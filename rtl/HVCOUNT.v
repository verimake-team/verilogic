==> flow/design.v <==
`timescale 1ns/ 1ps
module  HVCOUNT#(
    parameter IMG_W   = 200,
    parameter IMG_H   = 164,
    parameter cnt_x0  = 16 ,  
    parameter cnt_x1  = 10 ,
    parameter cnt_y0  = 5  ,
    parameter cnt_y1  = 5  ,
    parameter pixel   = 500
)(
    input                            clk        ,
    input                            rst_n      ,
    input [23:0]                     i_binary   ,
    input                            i_hsync    ,
    input                            i_vsync    ,
    input                            i_de       ,
    output [23:0]                    o_binary   ,
    output signed       [31:0]       mid_y      ,
    output signed       [31:0]       mid_x      ,
    output reg signed   [31:0]       p_sum      ,
    output                           o_hsync    ,
    output                           o_vsync    , 
    output                           o_de                
);
reg [10:0]              hcnt         ;
reg [10:0]              vcnt         ;
reg [23:0]              cnt_delete   ;
reg [9:0]               hcount_begin ;
reg [9:0]               vcount_begin ;
reg [9:0]               hcount_end   ;
reg [9:0]               vcount_end   ;
reg                     delay_de_1   ;
reg                     delay_hsync_1;
reg                     delay_vsync_1;
wire                    flag0        ;
wire                    flag1        ;
reg [10:0]              x0           ;
reg [10:0]              y0           ;
reg [10:0]              x1           ;
reg [10:0]              y1           ;
reg [23:0]              i_binary_r   ;
reg                     flag_delete  ;
reg signed [31:0]       mid_yr       ;
reg signed [31:0]       mid_xr       ;
assign flag0    =(x0<hcnt && hcnt<x1)?1'b1:1'b0;
assign flag1    =(y0<vcnt && vcnt<y1)?1'b1:1'b0;
assign o_binary =i_binary_r;
assign o_de     =delay_de_1;
assign o_hsync  =delay_hsync_1;
assign o_vsync  =delay_vsync_1;
assign mid_y    =mid_yr;
assign mid_x    =mid_xr;
always@(posedge  clk)begin
    delay_de_1   <=i_de;
    delay_hsync_1<=i_hsync;
    delay_vsync_1<=i_vsync;
end
always@(posedge clk or negedge rst_n)begin
    if(!rst_n) begin 
        hcnt<=11'd0;
    end 
    else if (hcnt==IMG_W-1'b1)begin 
        hcnt<=11'd0;
    end 
    else if(i_de==1'b1)begin 
        hcnt<=hcnt+1'b1;
    end 
    else begin 
        hcnt<=11'd0;
    end 
end 
always@(posedge clk or negedge rst_n)begin
    if(!rst_n) begin 
        vcnt<=11'd0;
    end 
    else if ( hcnt==IMG_W-1'b1) begin
        if(vcnt==IMG_H-1'b1 )begin 
            vcnt<=11'd0;
        end 
        else begin 
            vcnt<=vcnt+1'b1;
        end 
     end
end 
always@(posedge clk or negedge rst_n)begin
    if(!rst_n)begin 
        hcount_begin<=10'd0;
    end 
    else if (i_de==1'b1)begin
        if(hcount_begin==cnt_x0)begin 
            hcount_begin<=cnt_x0;
        end 
        else if(i_binary==24'd0)begin 
            hcount_begin<=hcount_begin+1'b1;
        end 
        else begin 
            hcount_begin<=10'd0;
        end 
    end
    else begin 
        hcount_begin<=10'd0;
    end 
end
always@(posedge clk or negedge rst_n)begin
    if(!rst_n)begin 
        vcount_begin<=10'd0;
    end 
    else if(vcnt!=IMG_H-1'b1 )begin
        if (vcount_begin==cnt_y0)begin 
            vcount_begin<=cnt_y0;
        end 
        else if (hcnt==IMG_W-1'b1)begin
            if (hcount_begin==cnt_x0 )begin 
                vcount_begin<=vcount_begin+1'b1;
            end 
            else begin 
                vcount_begin<=10'd0;
            end 
        end
    end
    else begin 
         vcount_begin<=10'd0;
    end 
end
always@(posedge clk or negedge rst_n)begin
    if(!rst_n)begin 
        hcount_end<=10'd0;
    end 
    else if (hcount_begin==cnt_x0)begin
        if(hcount_end==cnt_x1)begin 
            hcount_end<=cnt_x1;
        end 
        else if(i_binary==24'hffffff)begin 
            hcount_end<=hcount_end+1'b1;
        end 
        else begin 
            hcount_end<=10'd0;
        end 
    end
    else begin 
        hcount_end<=10'd0;
    end 
end
always@(posedge clk or negedge rst_n)begin
    if(!rst_n)begin 
        vcount_end<=10'd0;
    end 
    else if (vcount_begin==cnt_y0  )begin
        if(vcount_end==cnt_y1)begin
            vcount_end<=cnt_y1;
        end 
        else if (hcnt==IMG_W-1'b1)begin
             if (hcount_begin==10'd0)begin 
                vcount_end<=vcount_end+1'b1;
             end 
            else begin 
                vcount_end<=10'd0;
            end 
        end
    end
    else begin 
        vcount_end<=10'd0;
    end 
end
always@(posedge clk or negedge rst_n)begin
    if(!rst_n)begin 
        cnt_delete<=24'd0;
    end 
    else if (vcnt==IMG_H-1'b1 && hcnt==IMG_W-1'b1 )begin
        cnt_delete<=24'd0;
    end 
    else if(i_binary==24'h000000)begin 
        cnt_delete<=cnt_delete+1'b1;
    end 
end
always@(posedge clk or negedge rst_n )begin
    if(!rst_n)begin 
        flag_delete<=1'b0;
    end 
    else if( vcnt==IMG_H-3'd5 && hcnt==IMG_W-4'd10)begin
        if(cnt_delete<pixel)begin 
            flag_delete<=1'b1;
        end             
        else begin 
            flag_delete<=1'b0; 
        end 
    end
end
always@(posedge clk or negedge rst_n)begin
    if(!rst_n)begin
        x0<=11'd0;
        y0<=11'd0;
        x1<=11'd0;
    end 
    else if (vcount_begin==cnt_y0-1'b1)begin
        if(hcount_begin==cnt_x0-1'b1)begin
            x0<=hcnt-cnt_x0+1'b1;
            y0<=vcnt-cnt_y0+1'b1;
        end
        else if(hcount_end==cnt_x1-1'b1)begin
            x1<=hcnt-cnt_x1+1'b1;
        end
    end
    else if (flag_delete==1'b1)begin
        x0<=11'd0;
        y0<=11'd0;
        x1<=11'd0;
    end
end
always@(posedge clk or negedge rst_n)begin
    if(!rst_n)begin
        y1<=11'd0;
    end 
    else if(vcount_end==cnt_y1-1'b1  )begin
        y1<=vcnt-cnt_y1+1'b1;
    end
    else if(flag_delete==1'b1)begin 
        y1<=11'd0;
    end 
end
always@(posedge clk or negedge rst_n)begin
    if(!rst_n)begin 
        i_binary_r<=24'd0;
    end 
    else if (flag0==1'b1 && (vcnt==y0 || vcnt==y1))begin 
            i_binary_r<=24'hff0000;
    end 
    else if (flag1==1'b1 &&(hcnt==x0 || hcnt==x1))begin 
            i_binary_r<=24'hff0000;
    end 
    else if ( vcnt==mid_y && hcnt==mid_x)begin 
            i_binary_r<=24'hff0000;
    end 
    else begin 
        i_binary_r<=i_binary;
    end 
end
always@(posedge clk or negedge rst_n)begin
   if(!rst_n)begin      
       mid_yr<=32'd0;
       mid_xr<=32'd0;
       p_sum <=32'd0;
   end 
   else begin
       mid_yr <= (y1+y0)>>1; 
       mid_xr <= (x0+x1)>>1; 
       p_sum  <= (x1-x0)*(y1-y0);
   end 
 end 
endmodule
---- Tool chain data of HVCOUNT ----
The steps from the RTL of HVCOUNT to its reports follow in flow order.
Line numbers count from 1 in the design file above.
Operators carry their Yosys type and port widths (W data, S select, Z words).
Library cell names are shortened.
The mark n/a stands for no value.
inputs
  design top .............................. HVCOUNT
  clock input ............................. clk
  library ................................. sky130hd
  library corner .......................... tt_025C_1v80

---- Word-level counts ----
Yosys after proc, flatten, opt, wreduce and memory -nomap, before mapping. Memory bits, and registers merged into a memory's read port (data or address), are not among the register bits. Print and check cells are not counted. Equal cells are merged and count once.
bit counts
  elaborated cells ........................ 117
  output and inout port bits .............. 123
  flip-flop bits (word level) ............. 244
  input port bits ......................... 29
cells by class
  equality and inequality tests ........... 25
  multipliers ............................. 1
  mux-type cells .......................... 34
  reduce/logical cells .................... 16
  $lt $le $gt $ge ......................... 5
  add/subtract/negate cells ............... 17
operators by type and width
  cell                     count
  $mul A12 B12 Y24         1
  $mux W10                 14
  $mux W11                 12
  $mux W24                 5
  $eq A11 B31 Y1           2
  $add A11 B1 Y11 const B  5
  $lt A11 B11 Y1           4
  $eq A11 B11 Y1           4
  $eq A11 B8 Y1 const B    4
  $add A10 B1 Y10 const B  4
  $eq A10 B3 Y1 const B    4
  $eq A10 B4 Y1 const B    3
  $add A11 B11 Y12         2
  $sub A11 B11 Y12         2
  $add A24 B1 Y24 const B  1
  $eq A24 B24 Y1 const B   1
  $lt A24 B9 Y1 const B    1
  $logic_not A24 Y1        1
  $sub A11 B3 Y11 const B  1
  $sub A11 B4 Y11 const B  1
  $sub A11 B5 Y11 const B  1
  $ne A11 B8 Y1 const B    1
  $eq A10 B5 Y1 const B    1
  $logic_not A10 Y1        1
  $logic_and A1 B1 Y1      7
  $reduce_bool A2 Y1       3
  $ne A3 B1 Y1 const B     2
  $ne A2 B1 Y1 const B     2
Other operator kinds: 5; their cells: 8.

---- Longest topological paths ----
Longest topological path by Yosys (ltp), each cell counted once; first at word level (registers and memories cut), then after technology mapping (sequential cells cut; the memories' decode and read muxes count).
depth
  word-level depth ........................ 6
  ABC_AREA ................................ 0
  depth in mapped cells ................... 29
  depth with buffers taken out ............ 28

---- Synthesis result ----
Yosys stat after the flow's synthesis: flattened, memories mapped to cells. It holds for the ABC_AREA given above (unset counts as 0); a run with the other value may have another netlist.
cell types
  type      count  area in all (µm²)
  dfrtp_1   201    5.03E+03
  fa_1      143    2.86E+03
  ha_1      156    1.95E+03
  inv_1     280    1.05E+03
  xnor2_1   112    980.941
  nand2_1   172    645.619
  nor2_1    160    600.576
  o21ai_0   91     455.437
  buf_4     50     375.36
  xor2_1    42     367.853
  a21oi_1   58     290.278
  nand4_1   41     256.496
  nand3_1   49     245.235
  nand2b_1  37     231.472
  nor2b_1   31     193.936
  nor3_1    35     175.168
  and3_1    27     168.912
  nor4_1    26     162.656
Not listed: further types 50, cells in them 250.
synthesis totals
  buffers ................................. 102
  flip-flops .............................. 204
  synthesis area .......................... 17818.3 µm²
  sequential part of the area ............. 5089.9 µm²
  cells in the netlist .................... 1961

---- Worst setup path after synthesis ----
Path of least setup slack by OpenSTA after synthesis, without wires, with an ideal clock, recovery checks aside; 20% of the period is set as input and as output delay. Where synthesis merged equal registers, the netlist keeps one of their names.
path after synthesis
  path type ............................... flip-flop to flip-flop
  from .................................... register y0[1]
  to ...................................... register p_sum[21]
  path delay .............................. 6.600 ns
  stages on the path ...................... 27
  slack ................................... 1.890 ns
  library setup time ...................... 0.080 ns
  data required time ...................... 8.410 ns
  time at the first pin ................... 0.000 ns
  buffers on the path ..................... 1
  arrival ................................. 6.520 ns
  period .................................. 8.49 ns
  synthesis period reached ................ 6.6 ns
"path delay" is the arrival time less input delay plus setup time.
"stages on the path" counts driving pins, that of a launching flip-flop among them; a cell with two outputs on the path counts twice.
"synthesis period reached" = period - worst setup slack (recovery checks aside). The figure is calculated, with input and output delays left at 20% of the set period.
The rows between start and end are the longest chain of elaborated cells between them; the timing report does not say that the signal goes this way. Where chains are equally long, one stands for them.
A line is the first line of the expression or statement that the cell stems from. Yosys adds cells for indexed reads and writes and turns some case tables into memories.
At most two assigning lines are given for a register; there are more.
between the ends, after synthesis
  cells stage by stage .................... dfrtp_1 > inv_1 > ha_1 > nor2b_1 > o21ai_0 > a21oi_1 > a2111oi_0 > o211ai_1 > xnor2_1 > buf_2 > nand2b_1 > fa_1 > fa_1 > inv_1 > fa_1 > fa_1 > inv_1 > fa_1 > inv_1 > ha_1 > a21oi_1 > nand2_1 > o211ai_1 > a211oi_1 > or3_1 > a21oi_1 > xnor2_1
  cells in the longest elaborated chain ... 2
  elaborated cells on any way between the ends .. 2
  RTL lines with such cells ............... 1
  classes of those cells .................. add/sub (1); mul (1)
RTL lines, path after synthesis
  item              RTL line  source
  from (decl)       38        reg [10:0]              y0           ;
  from (assign)     192       y0<=11'd0;
  from (assign)     198       y0<=vcnt-cnt_y0+1'b1;
  $sub A11 B11 Y12  247       p_sum  <= (x1-x0)*(y1-y0);
  $mul A12 B12 Y24  247
  to (assign)       242       p_sum <=32'd0;
  to (assign)       247
  to (decl)         20        output reg signed   [31:0]       p_sum      ,

---- Worst path after layout ----
Path of least setup slack in the final report of flow run A (OpenROAD, finished layout, wires in). Where an end is a register, its clock arrival counts in the times.
path post-layout
  path type ............................... flip-flop to flip-flop
  from .................................... register y1[0]
  to ...................................... register p_sum[21]
  arrival ................................. 7.20 ns
  period .................................. 5.11 ns
  buffers on the path ..................... 5
  data required time ...................... 5.57 ns
  stages on the path ...................... 31
  time at the first pin ................... 0.53 ns
  slack ................................... -1.63 ns
  library setup time ...................... 0.07 ns
The rows between start and end are the longest chain of elaborated cells between them; the timing report does not say that the signal goes this way. Where chains are equally long, one stands for them.
At most two assigning lines are given for a register; there are more.
between the ends, post-layout
  cells stage by stage .................... dfrtp_1 > inv_1 > ha_2 > buf_6 > fa_2 > nor2b_2 > o21ai_2 > a211oi_2 > buf_4 > o41ai_4 > nand2_1 > xnor2_2 > buf_6 > buf_6 > and2_4 > fa_2 > fa_1 > fa_1 > fa_1 > inv_2 > fa_1 > inv_2 > ha_4 > a21oi_4 > nand2_2 > o211ai_1 > buf_4 > a211oi_4 > or3_1 > a21oi_2 > xnor2_1
  cells in the longest elaborated chain ... 2
  elaborated cells on any way between the ends .. 2
  RTL lines with such cells ............... 1
  classes of those cells .................. add/sub (1); mul (1)
RTL lines, path post-layout
  item              RTL line  source
  from (decl)       40        reg [10:0]              y1           ;
  from (assign)     212       y1<=11'd0;
  from (assign)     215       y1<=vcnt-cnt_y1+1'b1;
  $sub A11 B11 Y12  247       p_sum  <= (x1-x0)*(y1-y0);
  $mul A12 B12 Y24  247
  to (assign)       242       p_sum <=32'd0;
  to (assign)       247
  to (decl)         20        output reg signed   [31:0]       p_sum      ,

FLOW RESULTS
============

Settings and measured results of 2 stored flow runs for module HVCOUNT (sky130hd), not sorted in any way. The constraints put input and output delay at 20% of the set period each and load the outputs with 0.01 pF.
"achieved clock period (ns)" = clock period - worst setup slack. The figure is calculated, with input and output delays left at 20% of the set period.
"worst setup path time (ns)" means the part of the period allowed to the worst setup path (the constraints hold back 20% at inputs and 20% at outputs) less its slack; where the path has registers, the arrival times of their clocks count too.

Flow files of flow run A
==> flow/run.sh <==
#!/bin/bash
# the make line also repeats the synthesis and layout settings of config.mk as NAME=value (left out here)
make -C /OpenROAD-flow-scripts/flow DESIGN_CONFIG=/design/flow/config.mk WORK_HOME=/design/flow/orfs CLKGATE_MAP_FILE= finish
==> flow/config.mk <==
export PLATFORM = sky130hd
export DESIGN_NAME = HVCOUNT
export DESIGN_NICKNAME = HVCOUNT
export VERILOG_FILES = /design/flow/design.v
export SDC_FILE = /design/flow/constraint.sdc
export NUM_CORES = 4
export LEC_CHECK = 0
export CAP_MARGIN = 20
export CELL_PAD_IN_SITES_DETAIL_PLACEMENT = 0
export CORE_ASPECT_RATIO = 0.55
export CORE_MARGIN = 10
export CORE_UTILIZATION = 54
export GPL_TIMING_DRIVEN = 1
export PLACE_DENSITY_LB_ADDON = 0.13
export SETUP_SLACK_MARGIN = 1.03
export SLEW_MARGIN = 20
==> flow/constraint.sdc <==
create_clock -name core_clock -period 5.11 [get_ports {clk}]
set_input_delay 1.0220 -clock core_clock [delete_from_list [all_inputs] [get_ports {clk}]]
set_output_delay 1.0220 -clock core_clock [all_outputs]
set_load 0.01 [all_outputs]

report of flow run A
yosys chip area after synthesis (um^2): 17818.3
finish__design__die__area: 40989.4
finish__design__instance__utilization: 0.7040
finish__timing__setup__ws: -1.633
finish__timing__setup__tns: -19.141
achieved clock period (ns): 6.743
worst setup path time (ns): 6.74
worst setup path kind: flip-flop to flip-flop

Flow files of flow run B
==> flow/run.sh <==
#!/bin/bash
# the make line also repeats the synthesis and layout settings of config.mk as NAME=value (left out here)
make -C /OpenROAD-flow-scripts/flow DESIGN_CONFIG=/design/flow/config.mk WORK_HOME=/design/flow/orfs CLKGATE_MAP_FILE= finish
==> flow/config.mk <==
export PLATFORM = sky130hd
export DESIGN_NAME = HVCOUNT
export DESIGN_NICKNAME = HVCOUNT
export VERILOG_FILES = /design/flow/design.v
export SDC_FILE = /design/flow/constraint.sdc
export NUM_CORES = 4
export LEC_CHECK = 0
export ABC_AREA = 0
export CAP_MARGIN = 30
export CELL_PAD_IN_SITES_DETAIL_PLACEMENT = 1
export CORE_MARGIN = 5
export CORE_UTILIZATION = 46
export CTS_CLUSTER_DIAMETER = 317
export CTS_CLUSTER_SIZE = 94
export GPL_ROUTABILITY_DRIVEN = 1
export SLEW_MARGIN = 10
==> flow/constraint.sdc <==
create_clock -name core_clock -period 5.33 [get_ports {clk}]
set_input_delay 1.0660 -clock core_clock [delete_from_list [all_inputs] [get_ports {clk}]]
set_output_delay 1.0660 -clock core_clock [all_outputs]
set_load 0.01 [all_outputs]

report of flow run B
yosys chip area after synthesis (um^2): 17818.3
finish__design__die__area: 42772.4
finish__design__instance__utilization: 0.5831
finish__timing__setup__ws: -1.487
finish__timing__setup__tns: -17.014
achieved clock period (ns): 6.817
worst setup path time (ns): 6.82
worst setup path kind: flip-flop to flip-flop
